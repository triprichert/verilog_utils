==> flow/design.v <==
module wish_pack 
  (
   clk_i, 
   rst_i, 
   s_stb_i, 
   s_cyc_i, 
   s_ack_o,
   s_stall_o, 
   s_dat_i,
   s_tgc_i, 
   d_stb_o,
   d_cyc_o,
   d_ack_i,
   d_dat_o,
   d_tgc_o 
   );
  parameter DATA_WIDTH = 8;
  parameter NUM_PACK   = 4;
  parameter TGC_WIDTH  = 2;
  parameter LITTLE_ENDIAN = 1;
  input  clk_i;
  input  rst_i;
  input  s_stb_i;
  input  s_cyc_i;
  output s_ack_o;
  output s_stall_o;
  input [DATA_WIDTH-1:0] s_dat_i;
  input [TGC_WIDTH-1:0]  s_tgc_i;
  output reg             d_stb_o = 0;
  output reg             d_cyc_o = 0;
  input                  d_ack_i;
  output [(DATA_WIDTH * NUM_PACK) - 1 : 0] d_dat_o;
  output reg [TGC_WIDTH-1:0]               d_tgc_o;
  reg [(NUM_PACK * DATA_WIDTH) - 1 : 0]        data_buf;
  reg [$clog2(NUM_PACK) - 1:0]           cnt;
  reg                                    var_move = 0;
  reg     [TGC_WIDTH-1:0] stored_tgc = 0;
  assign s_stall_o = ((cnt == 4 && !d_ack_i) && d_stb_o && d_cyc_o);
  assign s_ack_o   = (s_stb_i && s_cyc_i && (cnt < NUM_PACK || d_ack_i) && !rst_i);
  assign d_dat_o = data_buf;
  always @(posedge clk_i)
  begin
    if (rst_i) begin
      cnt <= 0;
      var_move = 0;
      stored_tgc <= 0;
      d_tgc_o <= 0;
      d_stb_o <= 0;
      d_cyc_o <= 0;
      data_buf <= 0;
    end else begin
      var_move = (s_stb_i && s_cyc_i && (cnt < NUM_PACK || d_ack_i) && !rst_i);
      if (d_ack_i && d_stb_o && d_cyc_o) begin
        cnt <= 0; 
        d_stb_o <= 0;
        d_cyc_o <= 0;
        if (s_stb_i && s_cyc_i && s_ack_o) begin
          stored_tgc <= s_tgc_i;
        end else begin
          stored_tgc <= 0;
        end
      end
      if (var_move) begin
        if (cnt == 0 || cnt == NUM_PACK) begin
          stored_tgc <= s_tgc_i;
        end else begin
          stored_tgc <= s_tgc_i | stored_tgc;
        end
        if (!LITTLE_ENDIAN) begin
          data_buf[(DATA_WIDTH * NUM_PACK) - 1 : DATA_WIDTH] <= data_buf[(DATA_WIDTH * (NUM_PACK - 1)) - 1:0];
          data_buf[DATA_WIDTH - 1 : 0] <= s_dat_i;
        end else begin
          data_buf[(DATA_WIDTH * (NUM_PACK - 1)) - 1:0] <= data_buf[(DATA_WIDTH * NUM_PACK) - 1 : DATA_WIDTH];
          data_buf[(DATA_WIDTH * NUM_PACK) - 1: (DATA_WIDTH * (NUM_PACK - 1))] <= s_dat_i;
        end
        if (cnt < NUM_PACK) begin
          if (cnt == NUM_PACK - 1) begin
            d_stb_o <= 1;
            d_cyc_o <= 1;
            d_tgc_o <= s_tgc_i | stored_tgc;
          end else begin
            d_stb_o <= 0;
            d_cyc_o <= 0;
            d_tgc_o <= 0;
          end
          cnt <= cnt + 1;
        end else begin 
          cnt <= 1;
        end 
      end 
   end 
  end 
endmodule
* Step by step through the tools: wish_pack
What the tools print for wish_pack, step after step. Lines are those of the file above, counted from 1. Library cell names are shortened. A cell with -- has no value.
Set-up: design top wish_pack, clock port clk_i, library sky130hd, library corner tt_025C_1v80

* After elaboration
Yosys after proc, flatten, opt, wreduce and memory -nomap, before mapping. Memory bits, and registers merged into a memory's read port (data or address), are not among the register bits. Print and check cells are not counted. Equal cells are merged and count once.
Word-level totals: register bits after elaboration 40, bits of input ports 15, output and inout bits 38
Cells by class: $add $sub $neg 1, $lt $le $gt $ge 1, equality and inequality tests 1, mux-type cells 15, bitwise gates (word level) 1, reductions and logical operators 11
Operators by type and width (number):
- 2-bit 2-to-1 mux | 8
- 1-bit 2-to-1 mux | 7
- 1-bit logical AND | 6
- 2-bit by 3-bit < comparator with 1-bit output with constant B | 1
- 2-bit by 1-bit adder with 2-bit output with constant B | 1
- 2-bit == test with constant B | 1
- 2-bit OR | 1
- 2-bit logical NOT | 1
- 2-bit AND reduction | 1
- 2-bit nonzero test | 1
- 1-bit logical OR | 1
- 1-bit logical NOT | 1

* Logic depth
Longest topological path by Yosys (ltp), each cell counted once; first at word level (registers and memories cut), then after technology mapping (sequential cells cut; the memories' decode and read muxes count).
Logic depth: depth in word-level cells 8, ABC_AREA 0, depth in mapped cells 5

* Mapped cells and area
Source: synth_stat.txt of the flow (Yosys; design flattened, memories mapped). It holds for the ABC_AREA given above (unset counts as 0); a run with the other value may have another netlist.
Mapped netlist: cell count 178, chip area (Yosys) 1473.9 µm², mapped flip-flops 39, buffers 13
Cell types:
- dfxtp_1 | number 39, total area 780.749 µm²
- nand2_1 | number 69, total area 258.998 µm²
- a21oi_1 | number 27, total area 135.13 µm²
- a21oi_2 | number 10, total area 87.584 µm²
- buf_2 | number 6, total area 30.029 µm²
- ha_1 | number 2, total area 25.024 µm²
- buf_6 | number 2, total area 22.522 µm²
- a22oi_1 | number 2, total area 15.014 µm²
- buf_4 | number 2, total area 15.014 µm²
- o211ai_1 | number 2, total area 15.014 µm²
- nor2b_1 | number 2, total area 12.512 µm²
- nor2_1 | number 3, total area 11.261 µm²
- mux2i_1 | number 1, total area 10.01 µm²
- o21ai_0 | number 2, total area 10.01 µm²
- and2_4 | number 1, total area 8.758 µm²
- clkbuf_1 | number 2, total area 7.507 µm²
- inv_1 | number 2, total area 7.507 µm²
- nand3b_1 | number 1, total area 7.507 µm²
Other cell types: 3; their cells: 3.

* Worst setup path after synthesis
Path of least setup slack by OpenSTA after synthesis, without wires, with an ideal clock, recovery checks aside; 20% of the period is set as input and as output delay. Where synthesis merged equal registers, the netlist keeps one of their names.
Path after synthesis: kind register to register, start register cnt[0], end register cnt[1], period 1050 ps, arrival 863 ps, setup slack 66 ps, delay of the path 984 ps, stages 5, buffers on the path 0, synthesis period reached 984 ps
"delay of the path" is the arrival time less input delay plus setup time. "stages" counts driving pins, that of a launching flip-flop among them; a cell with two outputs on the path counts twice. "synthesis period reached" = period - worst setup slack (recovery checks aside). The figure is calculated, with input and output delays left at 20% of the set period. The rows between start and end are the longest chain of elaborated cells between them; the timing report does not say that the signal goes this way. Where chains are equally long, one stands for them. A line is the first line of the expression or statement that the cell stems from. Yosys adds cells for indexed reads and writes and turns some case tables into memories. At most two assigning lines are given for a register; there are more.
Between the ends, after synthesis: cells stage by stage dfxtp_1 -> inv_1 -> ha_1 -> a22oi_1 -> nor2_1, length of the longest elaborated chain 5, elaborated cells between the ends (all ways) 8
Ends and longest elaborated chain, after synthesis:
- start: declaration | RTL line 35 | reg [$clog2(NUM_PACK) - 1:0]           cnt;
- start: assignment | RTL line 44 | cnt <= 0;
- start: assignment | RTL line 86 | cnt <= cnt + 1;
- 2-bit by 3-bit < comparator with 1-bit output | RTL line 52 | var_move = (s_stb_i && s_cyc_i && (cnt < NUM_PACK || d_ack_i) && !rst_i);
- 1-bit logical OR | RTL line 52
- 1-bit logical AND (2 in a row) | RTL line 52
- 2-bit 2-to-1 mux | RTL line 63 | if (var_move) begin
- end: assignment | RTL line 54 | cnt <= 0;
- end: assignment | RTL line 86
- end: declaration | RTL line 35

Appendix: runs

Stored flow runs of wish_pack (2 of them; Yosys, OpenROAD, sky130hd). They differ in their settings and are not a sequence. Constraints: input delay and output delay 20% of the set period each, output load 0.01 pF.

[flow run A] flow files
==> flow/run.sh <==
#!/bin/bash
# the make line also repeats the synthesis and layout settings of config.mk as NAME=value (left out here)
make -C /OpenROAD-flow-scripts/flow DESIGN_CONFIG=/design/flow/config.mk WORK_HOME=/design/flow/orfs CLKGATE_MAP_FILE= finish
==> flow/config.mk <==
export PLATFORM = sky130hd
export DESIGN_NAME = wish_pack
export DESIGN_NICKNAME = wish_pack
export VERILOG_FILES = /design/flow/design.v
export SDC_FILE = /design/flow/constraint.sdc
export NUM_CORES = 4
export LEC_CHECK = 0
export CAP_MARGIN = 5
export CELL_PAD_IN_SITES_DETAIL_PLACEMENT = 1
export CELL_PAD_IN_SITES_GLOBAL_PLACEMENT = 2
export CORE_ASPECT_RATIO = 1.69
export CORE_MARGIN = 9
export CORE_UTILIZATION = 57
export CTS_CLUSTER_SIZE = 93
export HOLD_SLACK_MARGIN = -0.04
export SETUP_SLACK_MARGIN = 0.19
export SLEW_MARGIN = 40
==> flow/constraint.sdc <==
create_clock -name core_clock -period 0.754 [get_ports {clk_i}]
set_input_delay 0.1508 -clock core_clock [delete_from_list [all_inputs] [get_ports {clk_i}]]
set_output_delay 0.1508 -clock core_clock [all_outputs]
set_load 0.01 [all_outputs]

[flow run A] result: unfinished; error GPL-0301 in placement

[flow run B] flow files
==> flow/run.sh <==
#!/bin/bash
# the make line also repeats the synthesis and layout settings of config.mk as NAME=value (left out here)
make -C /OpenROAD-flow-scripts/flow DESIGN_CONFIG=/design/flow/config.mk WORK_HOME=/design/flow/orfs CLKGATE_MAP_FILE= finish
==> flow/config.mk <==
export PLATFORM = sky130hd
export DESIGN_NAME = wish_pack
export DESIGN_NICKNAME = wish_pack
export VERILOG_FILES = /design/flow/design.v
export SDC_FILE = /design/flow/constraint.sdc
export NUM_CORES = 4
export LEC_CHECK = 0
export CAP_MARGIN = 20
export CORE_ASPECT_RATIO = 1.54
export CORE_MARGIN = 2
export CORE_UTILIZATION = 62
export GPL_TIMING_DRIVEN = 0
export PLACE_DENSITY = 0.38
export SETUP_SLACK_MARGIN = 0.04
export SLEW_MARGIN = 30
export TNS_END_PERCENT = 5
==> flow/constraint.sdc <==
create_clock -name core_clock -period 0.673 [get_ports {clk_i}]
set_input_delay 0.1346 -clock core_clock [delete_from_list [all_inputs] [get_ports {clk_i}]]
set_output_delay 0.1346 -clock core_clock [all_outputs]
set_load 0.01 [all_outputs]

[flow run B] result: unfinished; error DPL-0038 in clock tree synthesis
