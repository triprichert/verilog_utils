==> flow/design.v <==
module wish_unpack 
  (
   clk_i, 
   rst_i, 
   s_stb_i, 
   s_cyc_i, 
   s_ack_o,
   s_stall_o, 
   s_dat_i,
   s_tgc_i, 
   d_stb_o,
   d_cyc_o,
   d_ack_i,
   d_dat_o,
   d_tgc_o 
   );
  parameter DATA_WIDTH = 8;
  parameter NUM_PACK   = 4;
  parameter LITTLE_ENDIAN = 1;
  input  clk_i;
  input  rst_i;
  input  s_stb_i;
  input  s_cyc_i;
  output s_ack_o;
  output s_stall_o;
  input [(DATA_WIDTH * NUM_PACK) -1:0] s_dat_i;
  input [1:0]  s_tgc_i;
  output             d_stb_o;
  output             d_cyc_o;
  input                  d_ack_i;
  output [DATA_WIDTH - 1 : 0] d_dat_o;
  output [1:0]               d_tgc_o;
  reg [(NUM_PACK * DATA_WIDTH) - 1 : 0]        data_buf;
  reg [$clog2(NUM_PACK):0]           cnt;
  integer                                i;
  reg                                    stored = 0;
  reg                                    [1:0]tgc_buf;
  assign d_dat_o = (LITTLE_ENDIAN)?data_buf[DATA_WIDTH * cnt +:DATA_WIDTH]:data_buf[DATA_WIDTH * (NUM_PACK - 1 - cnt) +:DATA_WIDTH];
  assign d_stb_o = !rst_i && stored;
  assign d_cyc_o = !rst_i && stored;
  assign s_ack_o = !rst_i && (!stored || (d_ack_i && ((cnt + 1) == NUM_PACK)));
  assign s_stall_o = stored && !d_ack_i;
  assign d_tgc_o[0] = (cnt == 0)? (!rst_i && tgc_buf[0]) : 1'b0;
  assign d_tgc_o[1] = (cnt + 1 == NUM_PACK)? (!rst_i &&  tgc_buf[1]) : 1'b0;
  always @(posedge clk_i)
  begin
    if (rst_i) begin
      cnt <= 0;
      stored <= 0;
    end else begin      
      if (s_stb_i && s_cyc_i && s_ack_o) begin
        tgc_buf  <= s_tgc_i;
        data_buf <= s_dat_i;
        stored <= 1'b1;
        cnt <= 0;
      end else begin
        if (cnt + 1 == NUM_PACK && d_stb_o && d_cyc_o && d_ack_i) begin
          stored <= 1'b0;
        end else begin
          stored <= stored;
        end
        if (d_stb_o && d_cyc_o && d_ack_i) begin
          if (cnt + 1 == NUM_PACK) begin
            cnt <= 0;
          end else begin
            cnt <= cnt + 1;
          end
        end else begin
          cnt <= cnt;
        end        
      end
   end 
  end 
endmodule
# From RTL to reports: wish_unpack
# Tool output for the design above, in the order of the flow.
# Line numbers count from 1 in the design file above.
# Library cell names are shortened.
setup:
  top_module: "wish_unpack"
  clock: "clk_i"
  lib: "sky130hd"
  corner: "tt_025C_1v80"

# Elaborated design
# Counts by Yosys on the flattened word-level netlist (proc, flatten, opt, wreduce; memories kept). Register bits leave out memories and registers merged into their read ports (data or address). Print and check cells are left out. Cells with the same type and inputs are merged into one.
bits:
  input_bits: 39
  elab_cells: 33
  ff_bits: 38
op_classes:
  n_mux: 5
  n_logic: 1
  eq_ne: 1
  n_addsub: 1
  n_reduce_logical: 20
  n_shift: 1
ops:
  columns: ["cell", "n"]
  rows:
  - ["32-bit by 3-bit == test with 1-bit output (second input constant)", 1]
  - ["32-bit by 7-bit variable part select with 8-bit output", 1]
  - ["1-bit logical AND", 12]
  - ["3-bit by 1-bit adder with 4-bit output (second input constant)", 1]
  - ["1-bit 2-to-1 mux", 4]
  - ["1-bit zero test", 3]
  - ["3-bit zero test", 1]
  - ["3-bit 2-to-1 mux", 1]
  - ["2-bit AND reduction", 1]
  - ["2-bit nonzero test", 1]
  - ["2-bit OR reduction", 1]
  - ["1-bit logical OR", 1]
  - ["1-bit NOT", 1]

# Longest topological paths
# Depth = most cells in a row (Yosys ltp): at word level without a register or memory, in the mapped netlist without a sequential cell, where the memories' decode and read muxes count.
logic_depth:
  ltp_word: 7
  abc_area: 0
  mapped_depth: 5

# Synthesis result
# Yosys stat after the flow's synthesis: flattened, memories mapped to cells. It holds for the ABC_AREA given above (unset counts as 0); a run with the other value may have another netlist.
synth_totals:
  buffers: 6
  sequential_area_mm2: 0.0011011
  area_mm2: 0.0015427
  mapped_cells: 86
  ffs: 38
by_type:
  columns: ["type", "n", "area_total_um2"]
  rows:
  - ["edfxtp_1", 34, 1.02E+03]
  - ["mux4_2", 7, 157.651]
  - ["dfxtp_1", 4, 80.077]
  - ["nor2b_1", 9, 56.304]
  - ["mux4_1", 1, 26.275]
  - ["ha_1", 2, 25.024]
  - ["a311oi_1", 2, 17.517]
  - ["nor3b_1", 2, 15.014]
  - ["nor2b_4", 1, 13.763]
  - ["buf_6", 1, 11.261]
  - ["clkbuf_1", 3, 11.261]
  - ["nand2_1", 3, 11.261]
  - ["a21oi_1", 2, 10.01]
  - ["mux2i_1", 1, 10.01]
  - ["nand3_1", 2, 10.01]
  - ["nor4bb_1", 1, 10.01]
  - ["o21ai_1", 2, 10.01]
  - ["buf_4", 1, 7.507]
# Other cell types: 7; their cells: 8.

# Path before layout
# Path of least setup slack by OpenSTA after synthesis, without wires, with an ideal clock, recovery checks aside; 20% of the period is set as input and as output delay. Where synthesis merged equal registers, the netlist keeps one of their names.
synth_timing:
  path_kind: "in2reg"
  from: "input port d_ack_i"
  to: "register data_buf[0]"
  slack_ns: 1.183
  n_path_buf: 0
  in_delay_ns: 1.058
  period_ns: 5.29
  stages: 3
  setup_time_ns: 0.468
  t_arrival_ns: 3.639
  delay_ns: 3.049
  synth_period_reached_ns: 4.107
# "delay_ns" = arrival - input delay + setup time.
# "stages": output pins that drive a net of the path, with the launching flip-flop's if there is one; two outputs of one cell count as two.
# "synth_period_reached_ns" = period - worst setup slack (recovery checks aside). The figure is calculated, with input and output delays left at 20% of the set period.
# The rows between start and end are the longest chain of elaborated cells between them; the timing report does not say that the signal goes this way. Where chains are equally long, one stands for them.
# A line is the first line of the expression or statement that the cell stems from. Yosys adds cells for indexed reads and writes and turns some case tables into memories.
synth_via:
  path_cell_list: "inv_2 > o21a_1 > nor3_1"
  elab_chain_cells: 5
  cone_cells: 5
  cone_classes: "5 x reduce/logical"
synth_lines:
  columns: ["item", "line_no", "source"]
  rows:
  - ["from (decl)", 30, "input                  d_ack_i;"]
  - ["1-bit logical AND", 41, "assign s_ack_o = !rst_i && (!stored || (d_ack_i && ((cnt + 1) == NUM_PACK)));"]
  - ["1-bit logical OR", 41, null]
  - ["1-bit logical AND", 41, null]
  - ["1-bit logical AND", 51, "if (s_stb_i && s_cyc_i && s_ack_o) begin"]
  - ["2-bit AND reduction", null, null]
  - ["to (assign)", 53, "data_buf <= s_dat_i;"]
  - ["to (decl)", 33, "reg [(NUM_PACK * DATA_WIDTH) - 1 : 0]        data_buf;"]

# wish_unpack: 2 stored runs of the Yosys and OpenROAD flow on sky130hd. The settings differ; the order carries no meaning. The constraints put input and output delay at 20% of the set period each and load the outputs with 0.01 pF.
runs:
  - name: "job 1"
    settings:
      period_ns: 4.51
      CORE_UTILIZATION: 69
      SETUP_SLACK_MARGIN: 0.96
      PLACE_DENSITY: 0.41
      CORE_MARGIN: 3
      CELL_PAD_IN_SITES_GLOBAL_PLACEMENT: 0
      CELL_PAD_IN_SITES_DETAIL_PLACEMENT: 2
      GPL_TIMING_DRIVEN: 0
      GPL_ROUTABILITY_DRIVEN: 1
      MAX_ROUTING_LAYER: "met4"
      CAP_MARGIN: 20
      SLEW_MARGIN: 20
    outcome: "stopped before the end: placement reported GPL-0301"
  - name: "job 2"
    settings:
      period_ns: 2.96
      CORE_UTILIZATION: 46
      SETUP_SLACK_MARGIN: 0.65
      PLACE_DENSITY_LB_ADDON: 0.03
      HOLD_SLACK_MARGIN: 0.28
      CORE_ASPECT_RATIO: 0.77
      CORE_MARGIN: 4
      CELL_PAD_IN_SITES_GLOBAL_PLACEMENT: 3
      GPL_TIMING_DRIVEN: 1
      GPL_ROUTABILITY_DRIVEN: 1
      CTS_CLUSTER_SIZE: 25
      CTS_CLUSTER_DIAMETER: 269
      MAX_ROUTING_LAYER: "met4"
      CAP_MARGIN: 20
      SLEW_MARGIN: 20
    outcome: "stopped before the end: placement reported FLW-0024"
